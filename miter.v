==> flow/design.v <==
module cacheline (
    input clk,
    input reset,
    input os_req,
    input [8-1:0] hitmap,
    input user_req,
    input [32-1:0] addr,
    output reg hit
);
    reg [32-1:0] tags [8-1:0];
    reg [8-1:0] metadata;
    assign metadata_o = metadata;
    reg [8-1:0] valid;
    reg [8-1:0] policy_hitmap;
    assign policy_hitmap_o = policy_hitmap;
    wire [8-1:0] nru_mask;
    assign nru_mask[4] = !policy_hitmap[4];
    assign nru_mask[5] = !policy_hitmap[5];
    assign nru_mask[6] = !policy_hitmap[6];
    assign nru_mask[7] = !policy_hitmap[7];
    assign nru_mask[2] = !policy_hitmap[2];
    assign nru_mask[3] = !policy_hitmap[3];
    assign nru_mask[1] = !policy_hitmap[1];
    assign nru_mask[0] = !policy_hitmap[0];
    reg [3-1:0] victim_way;
    reg [3-1:0] hit_way;
    wire [32-1:0] tags_0;
    wire [32-1:0] tags_1;
    wire [32-1:0] tags_2;
    wire [32-1:0] tags_3;
    wire [32-1:0] tags_4;
    wire [32-1:0] tags_5;
    wire [32-1:0] tags_6;
    wire [32-1:0] tags_7;
    assign tags_0 = tags[0];
    assign tags_1 = tags[1];
    assign tags_2 = tags[2];
    assign tags_3 = tags[3];
    assign tags_4 = tags[4];
    assign tags_5 = tags[5];
    assign tags_6 = tags[6];
    assign tags_7 = tags[7];
    wire [32*8-1:0] all_tags_o;
    assign all_tags_o = {tags_7, tags_6, tags_5, tags_4, tags_3, tags_2, tags_1, tags_0};
    wire [8-1:0] all_valid_o;
    assign all_valid_o = valid;
    task switch_domain;
        input [8-1:0] _hitmap; 
        begin
            policy_hitmap[4] = _hitmap[4];
            policy_hitmap[5] = _hitmap[5];
            policy_hitmap[6] = _hitmap[6];
            policy_hitmap[7] = _hitmap[7];
            policy_hitmap[2] = _hitmap[2];
            policy_hitmap[3] = _hitmap[3];
            policy_hitmap[1] = _hitmap[1];
            policy_hitmap[0] = _hitmap[0];
        end
    endtask
    task flush_cache;
        begin
            if (policy_hitmap[0]) begin
                tags[0] = 0;
                valid[0] = 0;
            end
            if (policy_hitmap[1]) begin
                tags[1] = 0;
                valid[1] = 0;
            end
            if (policy_hitmap[2]) begin
                tags[2] = 0;
                valid[2] = 0;
            end
            if (policy_hitmap[3]) begin
                tags[3] = 0;
                valid[3] = 0;
            end
            if (policy_hitmap[4]) begin
                tags[4] = 0;
                valid[4] = 0;
            end
            if (policy_hitmap[5]) begin
                tags[5] = 0;
                valid[5] = 0;
            end
            if (policy_hitmap[6]) begin
                tags[6] = 0;
                valid[6] = 0;
            end
            if (policy_hitmap[7]) begin
                tags[7] = 0;
                valid[7] = 0;
            end
        end
    endtask
    task update_nru;
        input [3-1:0] hit_ways;
        begin
            if (!nru_mask[hit_ways]) begin
                metadata[hit_ways] = 1;
            end
        end
    endtask
    task find_nru_victim;
        begin
            if (!nru_mask[0] && !metadata[0]) begin
                victim_way = 0;
            end
            else if (!nru_mask[1] && !metadata[1]) begin
                victim_way = 1;
            end
            else if (!nru_mask[2] && !metadata[2]) begin
                victim_way = 2;
            end
            else if (!nru_mask[3] && !metadata[3]) begin
                victim_way = 3;
            end
            else if (!nru_mask[4] && !metadata[4]) begin
                victim_way = 4;
            end
            else if (!nru_mask[5] && !metadata[5]) begin
                victim_way = 5;
            end
            else if (!nru_mask[6] && !metadata[6]) begin
                victim_way = 6;
            end
            else if (!nru_mask[7] && !metadata[7]) begin
                victim_way = 7;
            end else begin
                if (!nru_mask[0]) begin
                    victim_way = 0;
                end else if (!nru_mask[1]) begin
                    victim_way = 1;
                end else if (!nru_mask[2]) begin
                    victim_way = 2;
                end else if (!nru_mask[3]) begin
                    victim_way = 3;
                end else if (!nru_mask[4]) begin
                    victim_way = 4;
                end else if (!nru_mask[5]) begin
                    victim_way = 5;
                end else if (!nru_mask[6]) begin
                    victim_way = 6;
                end else if (!nru_mask[7]) begin
                    victim_way = 7;
                end
            end
            metadata = (nru_mask & metadata);
        end
    endtask
    task check_hit;
        input [32-1:0] _addr;
        begin
            if (valid[0] && tags[0] == _addr && policy_hitmap[0]) begin
                hit = 1;
                hit_way = 0;
            end else if (valid[1] && tags[1] == _addr && policy_hitmap[1]) begin
                hit = 1;
                hit_way = 1;
            end else if (valid[2] && tags[2] == _addr && policy_hitmap[2]) begin
                hit = 1;
                hit_way = 2;
            end else if (valid[3] && tags[3] == _addr && policy_hitmap[3]) begin
                hit = 1;
                hit_way = 3;
            end else if (valid[4] && tags[4] == _addr && policy_hitmap[4]) begin
                hit = 1;
                hit_way = 4;
            end else if (valid[5] && tags[5] == _addr && policy_hitmap[5]) begin
                hit = 1;
                hit_way = 5;
            end else if (valid[6] && tags[6] == _addr && policy_hitmap[6]) begin
                hit = 1;
                hit_way = 6;
            end else if (valid[7] && tags[7] == _addr && policy_hitmap[7]) begin
                hit = 1;
                hit_way = 7;
            end else begin
                hit = 0;
            end
        end
    endtask
    always @(posedge clk) begin
        if (reset) begin
            tags[0] = 0;
            tags[1] = 0;
            tags[2] = 0;
            tags[3] = 0;
            tags[4] = 0;
            tags[5] = 0;
            tags[6] = 0;
            tags[7] = 0;
            metadata = 0;
            valid = 0;
            policy_hitmap = 0;
            victim_way = 0;
            hit_way = 0;
            hit = 0;
        end else if (os_req) begin
            switch_domain(hitmap);
            hit = 0;
        end else if (user_req) begin
            check_hit(addr);
            if (hit) begin
                update_nru(hit_way);
            end else begin
                find_nru_victim();
                update_nru(victim_way);
                tags[victim_way] = addr;
                valid[victim_way] = 1;
            end
        end
    end
endmodule
module miter (
    clk,
    reset1,
    os_req1,
    hitmap1,
    user_req1,
    addr1,
    hit1,
    reset2,
    os_req2,
    hitmap2,
    user_req2,
    addr2,
    hit2,
);
    input clk;
    input reset1;
    input os_req1;
    input [8-1:0] hitmap1;
    input user_req1;
    input [32-1:0] addr1;
    output hit1;
    input reset2;
    input os_req2;
    input [8-1:0] hitmap2;
    input user_req2;
    input [32-1:0] addr2;
    output hit2;
    cacheline a (
        .clk(clk),
        .reset(reset1),
        .os_req(os_req1),
        .hitmap(hitmap1),
        .user_req(user_req1),
        .addr(addr1),
        .hit(hit1),
    );
    cacheline b (
        .clk(clk),
        .reset(reset2),
        .os_req(os_req2),
        .hitmap(hitmap2),
        .user_req(user_req2),
        .addr(addr2),
        .hit(hit2),
    );
    reg [8-1:0] attacker_hitmap;
    reg attacker_domain;
    always @(posedge clk) begin
        attacker_hitmap <= attacker_hitmap;
        attacker_domain <= attacker_domain;
    end
endmodule
# Reports on miter

Tool output for the design above, in the order of the flow.
Lines are those of the file above, counted from 1.
Operators: Yosys type, input widths -> output width; for muxes data width and select width s.
Library cell names are shortened.
A cell with -- has no value.

Top module: miter
Clock input: clk
Standard-cell library: sky130hd
Timing corner: tt_025C_1v80

# After elaboration

Yosys after proc, flatten, opt, wreduce and memory -nomap, before mapping. Print and check cells are not counted. Equal cells are merged and count once.

Add/subtract/negate cells: 4
Eq/ne operators: 32
Shift-type cells: 8
Multiplexer cells: 106
Bitwise gates (word level): 38
Reductions and logical operators: 122

Operator list:

| kind                  | number |
| $eq 32x32->1          | 16 |
| $mux 32               | 16 |
| $mux 3                | 62 |
| $reduce_or 7->1       | 16 |
| $reduce_and 4->1      | 16 |
| $and 8x8->8           | 8 |
| $logic_and 1x1->1     | 48 |
| $or 8x8->8            | 6 |
| $mux 8                | 6 |
| $shift 1x4->8 const A | 4 |
| $logic_not 1->1       | 32 |
| $shiftx 8x3->1        | 4 |
| $not 8->8             | 4 |
| $eq 3x3->1 const B    | 8 |
| $mux 1                | 22 |
| $not 1->1             | 20 |
| $neg 3->4             | 4 |
| $eq 3x2->1 const B    | 4 |
| $reduce_and 3->1      | 4 |
| $eq 3x1->1 const B    | 2 |
| $logic_not 3->1       | 2 |
| $ne 2x2->1 const B    | 2 |
| $reduce_and 2->1      | 2 |
| $reduce_or 2->1       | 2 |

Register bits after elaboration: 574
Input bits: 87
Output and inout bits: 2
Elaborated cells: 338

# Logic depth

Yosys ltp: most cells in a row. Word level: on the elaborated netlist, between registers, memories and ports. Mapped: between sequential cells and ports; inverters and the memories' decode and read muxes count.

Depth in word-level cells: 27
ABC_AREA: 0
Mapped depth: 17

# Synthesis result

Yosys stat after the flow's synthesis: flattened, memories mapped to cells. It holds for the ABC_AREA given above (unset counts as 0); a run with the other value may have another netlist.

Standard cells after synthesis: 3418
Mapped area: 30810.8 um^2
Sequential area: 12051.6 um^2
Flip-flops: 602
Buffers: 291

Cells by type:

| type     | number |
| dfxtp_1  | 602 |
| mux2i_1  | 435 |
| xor2_1   | 376 |
| nor2_1   | 486 |
| nand2_1  | 352 |
| xnor2_1  | 140 |
| nor4_1   | 127 |
| a21oi_1  | 132 |
| buf_6    | 53 |
| buf_4    | 55 |
| buf_2    | 82 |
| nand4_1  | 65 |
| clkbuf_1 | 93 |
| ha_1     | 18 |
| nor3_1   | 39 |
| nand3_1  | 34 |
| o21ai_0  | 31 |
| nand2b_1 | 23 |

Other cell types: 77; their cells: 275.
By module: a second synthesis without flattening, with its own total; a netlist apart from the flattened one above.

Cells (unflattened synthesis): 3462
Area total of the unflattened synthesis: 31540.2 um^2

Each row is one instance without its submodules.

By module:

| module    | instances | cells | area (um^2) | seq. area (um^2) |
| cacheline | 2         | 1731  | 15770.1     | 6025.8 |
| miter     | 1         | 0     | 0.0         | 0.0 |

# Worst setup path after synthesis

Path of least setup slack by OpenSTA after synthesis, without wires, with an ideal clock, recovery checks aside; 20% of the period is set as input and as output delay. Where synthesis merged equal registers, the netlist keeps one of their names.

Kind: in2reg
Start: input addr1[7]
End: register a.metadata[1]
Period: 4020 ps
Input delay: 804 ps
Setup time: 71 ps
Arrival time: 3733 ps
Required time: 3949 ps
Path slack: 217 ps
Delay of the path: 3000 ps
Stages on the path: 14
Synthesis period reached: 3803 ps

"delay of the path" is the arrival time less input delay plus setup time.
"stages on the path": output pins that drive a net of the path, with the launching flip-flop's if there is one; two outputs of one cell count as two.
"synthesis period reached" is the clock period less the worst setup slack; recovery checks do not enter. This is arithmetic on one report: input and output delays are still those of the set period (20% each).
Between the ends stands the longest chain of elaborated cells between them, by number of cells; it is not shown to be the way that was timed. Of several equally long chains one is given.
Each line given opens the expression or statement behind the cell; cells for indexed reads and writes are added by Yosys, which also makes memories of some case tables.

Cell sequence: buf_4 -> xnor2_1 -> nand4_1 -> or3b_2 -> or4_1 -> o21ai_0 -> a31oi_1 -> o21ai_0 -> ha_1 -> buf_1 -> xnor2_1 -> nand2_1 -> a211o_1 -> a21oi_1
Cells in the longest elaborated chain: 25
Elaborated cells between the ends (all ways): 67
Classes of those cells: add/sub: 2; eq/ne: 9; shift: 4; mux: 29; logic: 6; reduce/logical: 17

RTL lines, path post-synthesis:

| what                           | line | text |
| start: declaration             | 235  | `input [32-1:0] addr1;` |
| $eq 32x32->1                   | 175  | `end else if (valid[7] && tags[7] == _addr && policy_hitmap[7]) begin` |
| $logic_and 1x1->1 (2 in a row) | 175  |  |
| $mux 1                         | 175  |  |
| $mux 1                         | 172  | `end else if (valid[6] && tags[6] == _addr && policy_hitmap[6]) begin` |
| $mux 1                         | 169  | `end else if (valid[5] && tags[5] == _addr && policy_hitmap[5]) begin` |
| $mux 1                         | 166  | `end else if (valid[4] && tags[4] == _addr && policy_hitmap[4]) begin` |
| $mux 1                         | 163  | `end else if (valid[3] && tags[3] == _addr && policy_hitmap[3]) begin` |
| [10 not listed]                | --   |  |
| $neg 3->4                      | 100  | `metadata[hit_ways] = 1;` |
| $shift 1x4->8                  | 100  |  |
| $not 8->8                      | 100  |  |
| $and 8x8->8                    | 100  |  |
| $or 8x8->8                     | 100  |  |
| $mux 8                         | 99   | `if (!nru_mask[hit_ways]) begin` |
| $mux 8                         | 204  | `if (hit) begin` |
| end: assignment                | 193  | `metadata = 0;` |
| end: declaration               | 11   | `reg [8-1:0] metadata;` |

# Worst path after layout

Path of least setup slack in the final report of run 1 (OpenROAD, finished layout, wires in). Where an end is a register, its clock arrival counts in the times.
The path's times are printed in steps of 10 ps; the period is the one set.

Kind: in2reg
Start: input addr2[29]
End: register b.tags[2][27]
Period: 4100 ps
Input delay: 820 ps
Setup time: 150 ps
Arrival time: 3900 ps
Required time: 4550 ps
Path slack: 640 ps
Stages on the path: 17

Between the ends stands the longest chain of elaborated cells between them, by number of cells; it is not shown to be the way that was timed. Of several equally long chains one is given.

Cell sequence: buf_6 -> buf_6 -> xnor2_2 -> nand4_1 -> or4_4 -> or4_4 -> buf_6 -> nand4b_4 -> nor4_4 -> clkbuf_16 -> buf_12 -> o2111ai_4 -> buf_12 -> buf_8 -> buf_16 -> mux2i_1 -> nor2_1
Cells in the longest elaborated chain: 22
Elaborated cells between the ends (all ways): 52
Classes of those cells: eq/ne: 15; mux: 16; logic: 2; reduce/logical: 19

RTL lines, path post-layout:

| what                           | line | text |
| start: declaration             | 241  | `input [32-1:0] addr2;` |
| $eq 32x32->1                   | 175  | `end else if (valid[7] && tags[7] == _addr && policy_hitmap[7]) begin` |
| $logic_and 1x1->1 (2 in a row) | 175  |  |
| $mux 1                         | 175  |  |
| $mux 1                         | 172  | `end else if (valid[6] && tags[6] == _addr && policy_hitmap[6]) begin` |
| $mux 1                         | 169  | `end else if (valid[5] && tags[5] == _addr && policy_hitmap[5]) begin` |
| $mux 1                         | 166  | `end else if (valid[4] && tags[4] == _addr && policy_hitmap[4]) begin` |
| $mux 1                         | 163  | `end else if (valid[3] && tags[3] == _addr && policy_hitmap[3]) begin` |
| [7 not listed]                 | --   |  |
| $mux 3                         | 202  | `end else if (user_req) begin` |
| $mux 3                         | 199  | `end else if (os_req) begin` |
| $mux 3                         | 184  | `if (reset) begin` |
| $logic_not 3->1                | 209  | `tags[victim_way] = addr;` |
| $reduce_or 7->1                | --   |  |
| $not 1->1                      | --   |  |
| $reduce_and 4->1               | --   |  |
| end: assignment                | 187  | `tags[2] = 0;` |
| end: assignment                | 209  |  |
| end: declaration               | 10   | `reg [32-1:0] tags [8-1:0];` |

Data sheet: physical implementation of miter

Design miter on sky130hd. What follows are 2 stored runs of the flow, each under its own settings; their order means nothing. The constraints put input and output delay at 20% of the set period each and load the outputs with 0.01 pF.
Settings: . = not set for that run.

| name                                  | run 1   | run 2   |
| period_ns                             | 4.1     | 2.51    |
| SETUP_SLACK_MARGIN                    | 1.14    | 0.66    |
| CAP_MARGIN                            | 20      | 25      |
| CORE_MARGIN                           | 2       | 2       |
| CORE_UTILIZATION                      | 40      | 54      |
| SLEW_MARGIN                           | 20      | 15      |
| PLACE_DENSITY_LB_ADDON                | .       | 0.02    |
| TNS_END_PERCENT                       | .       | 10      |
| ABC_AREA                              | .       | 0       |
| GPL_TIMING_DRIVEN                     | .       | 0       |
| GPL_ROUTABILITY_DRIVEN                | .       | 1       |
| setup slack of the worst path (ps)    | 645     | -830    |
| netlist area reported by Yosys (um^2) | 30810.8 | 30810.8 |
| final setup TNS (ps)                  | 0       | -331569 |
| worst-case hold slack (ps)            | 447     | 445     |
| die area (um^2)                       | 79262.0 | 58983.4 |
| post-layout utilization (%)           | 60.5    | 67.2    |
